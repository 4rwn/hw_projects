==> flow/design.v <==
module register_reader (
    input logic clk,
    input logic in_noop,
    input logic [4:0] in_rs1,
    input logic [4:0] in_rs2,
    input logic [31:0] reg_rd1_data,
    input logic [31:0] reg_rd2_data,
    output logic out_noop,
    output logic signed [31:0] out_rs1_data,
    output logic signed [31:0] out_rs2_data,
    input logic [6:0] rr_opcode,
    input logic [4:0] rr_rd,
    input logic signed [31:0] rr_imm,
    input logic [6:0] ex_opcode,
    input logic [4:0] ex_rd,
    input logic signed [31:0] ex_imm,
    input logic [6:0] alu_opcode,
    input logic [4:0] alu_rd,
    input logic signed [31:0] alu_imm,
    input logic signed [31:0] alu_res,
    input logic [6:0] mem_opcode,
    input logic [4:0] mem_rd,
    input logic signed [31:0] mem_imm,
    input logic signed [31:0] mem_res,
    input logic signed [31:0] mem_mem_rd,
    output logic stall
);
    logic rs1_stall;
    logic signed [31:0] rs1_data;
    always_comb begin
        rs1_stall = 1'b0;
        rs1_data = reg_rd1_data;
        if (!in_noop && in_rs1 != 5'h0) begin
            if (in_rs1 == rr_rd) begin
                case (rr_opcode)
                    7'b0110111: rs1_data = rr_imm;
                    default: rs1_stall = 1'b1;
                endcase
            end else if (in_rs1 == ex_rd) begin
                case (ex_opcode)
                    7'b0110111: rs1_data = ex_imm;
                    default: rs1_stall = 1'b1;
                endcase
            end else if (in_rs1 == alu_rd) begin
                case (alu_opcode)
                    7'b0110111: rs1_data = alu_imm;
                    7'b0110011,
                    7'b0010011,
                    7'b1101111,
                    7'b1100111, 
                    7'b0010111: rs1_data = alu_res;
                    default: rs1_stall = 1'b1;
                endcase
            end else if (in_rs1 == mem_rd) begin
                case (mem_opcode)
                    7'b0110111: rs1_data = mem_imm;
                    7'b0110011,
                    7'b0010011,
                    7'b1101111,
                    7'b1100111, 
                    7'b0010111: rs1_data = mem_res;
                    7'b0000011: rs1_data = mem_mem_rd;
                    default: rs1_stall = 1'b1;
                endcase
            end
        end
    end
    logic rs2_stall;
    logic signed [31:0] rs2_data;
    always_comb begin
        rs2_stall = 1'b0;
        rs2_data = reg_rd2_data;
        if (!in_noop && in_rs2 != 5'h0) begin
            if (in_rs2 == rr_rd) begin
                case (rr_opcode)
                    7'b0110111: rs2_data = rr_imm;
                    default: rs2_stall = 1'b1;
                endcase
            end else if (in_rs2 == ex_rd) begin
                case (ex_opcode)
                    7'b0110111: rs2_data = ex_imm;
                    default: rs2_stall = 1'b1;
                endcase
            end else if (in_rs2 == alu_rd) begin
                case (alu_opcode)
                    7'b0110111: rs2_data = alu_imm;
                    7'b0110011,
                    7'b0010011,
                    7'b1101111,
                    7'b1100111, 
                    7'b0010111: rs2_data = alu_res;
                    default: rs2_stall = 1'b1;
                endcase
            end else if (in_rs2 == mem_rd) begin
                case (mem_opcode)
                    7'b0110111: rs2_data = mem_imm;
                    7'b0110011,
                    7'b0010011,
                    7'b1101111,
                    7'b1100111, 
                    7'b0010111: rs2_data = mem_res;
                    7'b0000011: rs2_data = mem_mem_rd;
                    default: rs2_stall = 1'b1;
                endcase
            end
        end
    end
    always_ff @( posedge clk ) begin
        out_noop <= in_noop || stall;
        out_rs1_data <= rs1_data;
        out_rs2_data <= rs2_data;
    end
    assign stall = rs1_stall || rs2_stall;
endmodule
* Reports on register_reader
Tool output for the design above, in the order of the flow.
Lines are those of the file above, counted from 1.
Operators: Yosys type, input widths -> output width; for muxes data width and select width s.
A cell with - has no value.
- Design top :: register_reader
- Clock port :: clk
- Cell library :: sky130hd
- Corner :: tt_025C_1v80

* After elaboration
Yosys after proc, flatten, opt, wreduce and memory -nomap, before mapping. Enables and synchronous resets that opt folds into registers are not counted as muxes. Memory bits, and registers merged into a memory's read port (data or address), are not among the register bits. Print and check cells are not counted. Equal cells are merged and count once.
- Flip-flop bits (word level) :: 65
- Input bits :: 348
- Output and inout bits :: 66
- Reductions and logical operators :: 11
- Equality and inequality tests :: 23
- Multiplexer cells :: 32
** Operators by type and width (count)
- $mux 32 :: 14
- $pmux 32 s3 :: 2
- $pmux 32 s2 :: 2
- $eq 7x6->1 const B :: 6
- $eq 5x5->1 :: 8
- $eq 7x5->1 const B :: 4
- $eq 7x7->1 const B :: 4
- $mux 1 :: 14
- $reduce_bool 5->1 :: 2
- $reduce_or 5->1 :: 2
- $eq 7x2->1 const B :: 1
- $reduce_or 7->1 :: 1
- $reduce_or 6->1 :: 1
- $logic_and 1x1->1 :: 2
- $logic_or 1x1->1 :: 2
- $logic_not 1->1 :: 1

* Depth
Depth = most cells in a row (Yosys ltp): at word level without a register or memory, in the mapped netlist without a sequential cell, where the memories' decode and read muxes count.
- Depth in word-level cells :: 10
- ABC_AREA :: 0
- Depth in mapped cells :: 9
- Mapped depth without buffers :: 6

* After synthesis
Source: synth_stat.txt of the flow (Yosys; design flattened, memories mapped). It holds for the ABC_AREA given above (unset counts as 0); a run with the other value may have another netlist.
The area totals of this step are shown rounded.
** Cells by type
- sky130_fd_sc_hd__dfxtp_1 :: count 65, area in all 1.3E+03 um^2
- sky130_fd_sc_hd__a22oi_1 :: count 96, area in all 720.691 um^2
- sky130_fd_sc_hd__mux2i_1 :: count 64, area in all 640.614 um^2
- sky130_fd_sc_hd__o221ai_1 :: count 64, area in all 560.538 um^2
- sky130_fd_sc_hd__o311ai_2 :: count 30, area in all 487.968 um^2
- sky130_fd_sc_hd__a211oi_1 :: count 64, area in all 480.461 um^2
- sky130_fd_sc_hd__mux2_1 :: count 35, area in all 394.128 um^2
- sky130_fd_sc_hd__nor2_1 :: count 103, area in all 386.621 um^2
- sky130_fd_sc_hd__mux2_2 :: count 29, area in all 326.563 um^2
- sky130_fd_sc_hd__nand2_1 :: count 80, area in all 300.288 um^2
- sky130_fd_sc_hd__clkbuf_1 :: count 77, area in all 289.027 um^2
- sky130_fd_sc_hd__o32ai_1 :: count 32, area in all 280.269 um^2
- sky130_fd_sc_hd__o31ai_1 :: count 32, area in all 240.23 um^2
- sky130_fd_sc_hd__xnor2_1 :: count 26, area in all 227.718 um^2
- sky130_fd_sc_hd__and3_1 :: count 33, area in all 206.448 um^2
- sky130_fd_sc_hd__o22ai_1 :: count 32, area in all 200.192 um^2
- sky130_fd_sc_hd__nor3_1 :: count 39, area in all 195.187 um^2
- sky130_fd_sc_hd__buf_2 :: count 38, area in all 190.182 um^2
Not listed: further types 29, cells in them 138.
- Cell area after synthesis :: 8290 um^2
- Buffer cells :: 128
- Flip-flop cells :: 65
- Standard cells after synthesis :: 1077

* Path before layout
OpenSTA on the mapped netlist: ideal clock, no wires. The path of least setup slack (recovery checks aside). Input and output delay are each 20% of the period. Register names are those of the netlist, which keeps one name where synthesis merged equal registers.
- Kind :: input port to output port
- Start point :: in in_rs2[2]
- End point :: out stall
- Stages :: 7
- Time at the first pin :: 826 ps
- Buffers on the path :: 2
- External input delay :: 826 ps
- Path delay :: 1517 ps
- Period :: 4130 ps
- Arrival time :: 2343 ps
- Setup slack :: 961 ps
- Required time :: 3304 ps
- Synthesis period reached :: 3169 ps
"path delay" is the arrival time less input delay plus setup time.
At an output port there is no setup time.
"stages" counts driving pins, that of a launching flip-flop among them; a cell with two outputs on the path counts twice.
"synthesis period reached" is the clock period less the worst setup slack; recovery checks do not enter. This is arithmetic on one report: input and output delays are still those of the set period (20% each).
Between the ends stands the longest chain of elaborated cells between them, by number of cells; it is not shown to be the way that was timed. Of several equally long chains one is given.
Each line given opens the expression or statement behind the cell; cells for indexed reads and writes are added by Yosys, which also makes memories of some case tables.
- Cell sequence :: sky130_fd_sc_hd__buf_2 sky130_fd_sc_hd__xor2_1 sky130_fd_sc_hd__nor4_1 sky130_fd_sc_hd__and2_1 sky130_fd_sc_hd__clkbuf_1 sky130_fd_sc_hd__o311ai_0 sky130_fd_sc_hd__o21ai_0
- Cells in the longest elaborated chain :: 7
- Elaborated cells between the ends (all ways) :: 12
** RTL lines, path after synthesis
- start, declared :: RTL line 5 : input logic [4:0] in_rs2,
- $eq 5x5->1 :: RTL line 94 : end else if (in_rs2 == mem_rd) begin
- $mux 1 :: RTL line 94
- $mux 1 :: RTL line 84 : end else if (in_rs2 == alu_rd) begin
- $mux 1 :: RTL line 79 : end else if (in_rs2 == ex_rd) begin
- $mux 1 :: RTL line 74 : if (in_rs2 == rr_rd) begin
- $mux 1 :: RTL line 73 : if (!in_noop && in_rs2 != 5'h0) begin
- $logic_or 1x1->1 :: RTL line 113 : assign stall = rs1_stall || rs2_stall;
- end, declared :: RTL line 26 : output logic stall

module register_reader, platform sky130hd, 2 stored runs of the flow under differing settings, order arbitrary. Input and output delays are each 20% of the period that was set; the output load is 0.01 pF.

** Stored run 1
- Settings :: period_ns=2.97; CORE_UTILIZATION=46; SETUP_SLACK_MARGIN=0.03; CORE_ASPECT_RATIO=1.21; CELL_PAD_IN_SITES_DETAIL_PLACEMENT=2; TNS_END_PERCENT=70; CTS_CLUSTER_SIZE=55; CTS_CLUSTER_DIAMETER=380; CAP_MARGIN=10; MAX_ROUTING_LAYER=met5; CORE_MARGIN=2; SLEW_MARGIN=20
- Outcome :: not finished: placement ended with a tool error

** Stored run 2
- Settings :: period_ns=4.45; CORE_UTILIZATION=60; SETUP_SLACK_MARGIN=1.14; CORE_MARGIN=5; CELL_PAD_IN_SITES_GLOBAL_PLACEMENT=1; MIN_ROUTING_LAYER=met1; CAP_MARGIN=20; SLEW_MARGIN=20
- Outcome :: not finished: placement ended with error GPL-0301
